==> flow/design.v <==
`timescale 1ns/100ps
module ROM(A, Q);
parameter D_W = 8;  
parameter A_W = 4;  
parameter S = 2**A_W;  
input [A_W-1:0] A;
output [D_W-1:0] Q;
reg [D_W-1:0] MEM [S-1:0];
assign #1 Q = MEM[A];
integer i;
initial begin
    for(i = 0; i < S; i = i + 1)
        MEM[i] = {D_W{1'b0}};
end
task SET;
input [A_W-1:0] A;
input [D_W-1:0] D;
begin
    MEM[A] = D;
end
endtask
endmodule
module REG(CLK, CLR, D, Q);
parameter W = 4;
input CLK;
input CLR;
input [W-1:0] D;
output reg [W-1:0] Q;
always @(posedge CLK)
    if(CLR)
        Q <= #1 {W{1'b0}};
    else
        Q <= #1 D;
endmodule
module MUX16(Y, SEL, I);
output Y;
input [7:0] I;
input [2:0] SEL;
assign #1 Y = I[SEL];
endmodule
module MUX8(Y, SEL, I);
output Y;
input [7:0] I;
input [2:0] SEL;
assign #1 Y = I[SEL];
endmodule
module MUX4(Y, SEL, I);
output Y;
input [3:0] I;
input [1:0] SEL;
assign #1 Y = I[SEL];
endmodule
module MUX2(Y, SEL, I);
output Y;
input [1:0] I;
input SEL;
assign #1 Y = I[SEL];
endmodule
module TIMER(CLK, EN, T, TMO);
input CLK; 
input EN;
input [7:0] T;
output TMO;
reg [8:0] Q;
initial Q = 9'd0;
always @(posedge CLK)
    if(EN)
        Q <= #2 ((EN ? Q : T) + {9{~Q[8]}});
    else
        Q <= #2 0;
assign #2 TMO = Q[8];
endmodule
* Tool chain data of TIMER
Tool output for the design above, in the order of the flow.
Lines are those of the file above, counted from 1.
Operators carry their Yosys type and port widths (W data, S select, Z words).
Library cell names are shortened.
Not given: n/a
- Design top :: TIMER
- Clock :: CLK
- Cell library :: sky130hd
- Timing corner :: tt_025C_1v80

* Elaborated design
Yosys after proc, flatten, opt, wreduce and memory -nomap, before mapping. Enables and synchronous resets that opt folds into registers are not counted as muxes. Memory bits, and registers merged into a memory's read port (data or address), are not among the register bits. Print and check cells are not counted. Equal cells are merged and count once.
- Bits in registers :: 9
- Input port bits :: 10
- Output and inout bits :: 1
- Cells after elaboration :: 4
- Add/subtract/negate cells :: 1
- Muxes and demuxes :: 1
- Bitwise logic cells :: 1
** Operators with widths (count)
- $add A9 B9 Y9 :: 1
- $mux W9 :: 1
- $not A1 Y1 :: 1

* Longest topological paths
Depth = most cells in a row (Yosys ltp): at word level without a register or memory, in the mapped netlist without a sequential cell, where the memories' decode and read muxes count.
- Depth in word-level cells :: 2
- ABC_AREA :: 0
- Gate-level depth with buffers :: 9
- Depth with buffers taken out :: 8

* Mapped cells and area
Source: synth_stat.txt of the flow (Yosys; design flattened, memories mapped). It holds for the ABC_AREA given above (unset counts as 0); a run with the other value may have another netlist.
The area totals of this step are shown rounded.
** Cell types
- dfxtp_1 :: count 9, total area 180.173 um^2
- ha_1 :: count 8, total area 100.096 um^2
- mux2_2 :: count 7, total area 78.826 um^2
- o21ai_0 :: count 6, total area 30.029 um^2
- a211oi_1 :: count 3, total area 22.522 um^2
- fa_1 :: count 1, total area 20.019 um^2
- inv_1 :: count 5, total area 18.768 um^2
- nor4_1 :: count 3, total area 18.768 um^2
- or3_1 :: count 3, total area 18.768 um^2
- nor2_1 :: count 4, total area 15.014 um^2
- nor3_1 :: count 3, total area 15.014 um^2
- o21a_1 :: count 2, total area 15.014 um^2
- a31oi_1 :: count 2, total area 12.512 um^2
- nor2b_1 :: count 2, total area 12.512 um^2
- buf_6 :: count 1, total area 11.261 um^2
- a21oi_1 :: count 2, total area 10.01 um^2
- mux2i_1 :: count 1, total area 10.01 um^2
- a22o_1 :: count 1, total area 8.758 um^2
Not listed: further types 12, cells in them 12.
- Cell count :: 75
- Mapped area :: 680 um^2
- Sequential area :: 180 um^2
- Flip-flop cells :: 9
- Buffers :: 2

* Worst setup path after synthesis
Source: OpenSTA report_checks on the synthesized netlist (no wires, ideal clock, input and output delay 20% of the period each), path of least setup slack; recovery checks are left aside. Register names are those of the netlist, which keeps one name where synthesis merged equal registers.
- Path kind :: input port to flip-flop
- From :: input EN
- To :: register Q[6]
- Clock period :: 2.57 ns
- Input delay :: 0.514 ns
- Setup time :: 0.062 ns
- Launch time at the first pin :: 0.514 ns
- Arrival time :: 2.174 ns
- Data required time :: 2.508 ns
- Setup slack :: 0.334 ns
- Path delay :: 1.722 ns
- Stages on the path :: 8
- Path buffers :: 2
- Period reached after synthesis :: 2.236 ns
"path delay" is the arrival time less input delay plus setup time.
"stages on the path" counts driving pins, that of a launching flip-flop among them; a cell with two outputs on the path counts twice.
"period reached after synthesis" = period - worst setup slack (recovery checks aside). The figure is calculated, with input and output delays left at 20% of the set period.
The rows between start and end are the longest chain of elaborated cells between them; the timing report does not say that the signal goes this way. Where chains are equally long, one stands for them.
Each line given opens the expression or statement behind the cell; cells for indexed reads and writes are added by Yosys, which also makes memories of some case tables.
- Path through :: buf_6 buf_2 mux2_2 ha_1 inv_1 or3_1 or3_1 nand3_1
- Cells in the longest elaborated chain :: 2
- Elaborated cells between the ends (all ways) :: 2
- Source lines of those cells :: 1
- Those cells by class :: add/sub (1); mux (1)
** Ends and longest elaborated chain, after synthesis
- start: declaration :: RTL line 61 : input EN;
- $mux W9 :: RTL line 68 : Q <= #2 ((EN ? Q : T) + {9{~Q[8]}});
- $add A9 B9 Y9 :: RTL line 68
- end: assignment :: RTL line 68
- end: assignment :: RTL line 70 : Q <= #2 0;
- end: declaration :: RTL line 64 : reg [8:0] Q;

* Worst path after layout
From the final timing report of entry B: the path of least setup slack in the routed layout; clock arrival at registers is part of the times.
- Path kind :: input port to flip-flop
- From :: input T[1]
- To :: register Q[7]
- Clock period :: 2.08 ns
- Input delay :: 0.42 ns
- Setup time :: 0.07 ns
- Launch time at the first pin :: 0.42 ns
- Arrival time :: 2.15 ns
- Data required time :: 2.27 ns
- Setup slack :: 0.13 ns
- Stages on the path :: 8
- Path buffers :: 1
The rows between start and end are the longest chain of elaborated cells between them; the timing report does not say that the signal goes this way. Where chains are equally long, one stands for them.
- Path through :: clkdlybuf4s50_1 mux2i_2 inv_1 ha_1 a211oi_2 nor4b_2 o21a_1 nor3_1
- Cells in the longest elaborated chain :: 2
- Elaborated cells between the ends (all ways) :: 2
- Source lines of those cells :: 1
- Those cells by class :: add/sub (1); mux (1)
** Ends and longest elaborated chain, post-layout
- start: declaration :: RTL line 62 : input [7:0] T;
- $mux W9 :: RTL line 68 : Q <= #2 ((EN ? Q : T) + {9{~Q[8]}});
- $add A9 B9 Y9 :: RTL line 68
- end: assignment :: RTL line 68
- end: assignment :: RTL line 70 : Q <= #2 0;
- end: declaration :: RTL line 64 : reg [8:0] Q;

==> results <==
Flow measurements of TIMER on sky130hd: 2 stored runs with different settings, listed in no order. Input and output delays are each 20% of the period that was set; the output load is 0.01 pF.
"clock period reached": clock period set for the run, less the worst setup slack. It is reckoned from that one timing run; input and output delays stay at 20% of the period that was set.
"critical path time" = time allowed to the worst setup path (clock period - input delay - output delay, where it has them) - its slack; a late launch clock adds to it, a late capture clock takes from it.
"total power of the final layout" rests on the timing tool's default activity at the inputs, not on a simulated workload.
Measured values are rounded.

** Entry A
- Settings :: period_ns=4.11; CORE_UTILIZATION=57; PLACE_DENSITY_LB_ADDON=0.05; CORE_MARGIN=9; CELL_PAD_IN_SITES_GLOBAL_PLACEMENT=3; CELL_PAD_IN_SITES_DETAIL_PLACEMENT=2; TNS_END_PERCENT=50; GPL_TIMING_DRIVEN=1; CAP_MARGIN=20; SLEW_MARGIN=20
- Outcome :: not finished: placement ended with error FLW-0024

** Entry B
- Settings :: period_ns=2.08; CORE_UTILIZATION=29; PLACE_DENSITY=0.92; HOLD_SLACK_MARGIN=-0.01; CELL_PAD_IN_SITES_GLOBAL_PLACEMENT=3; GPL_TIMING_DRIVEN=0; GPL_ROUTABILITY_DRIVEN=0; CAP_MARGIN=30; MIN_ROUTING_LAYER=met1; CORE_MARGIN=2; SLEW_MARGIN=20
- Total power of the final layout :: 1400 uW
- Critical path time :: 1.54 ns
- Worst setup path kind :: input port to flip-flop
- Overall die area :: 2700 um^2
- Worst setup slack after layout :: 0.13 ns
- Sum of negative setup slack :: 0.000 ns
- Utilization :: 43 %
- Chip area after synthesis (Yosys) :: 680 um^2
- Standard-cell area of the final layout :: 950 um^2
- Clock period reached :: 1.954 ns
- Worst hold slack in the final report :: 0.45 ns
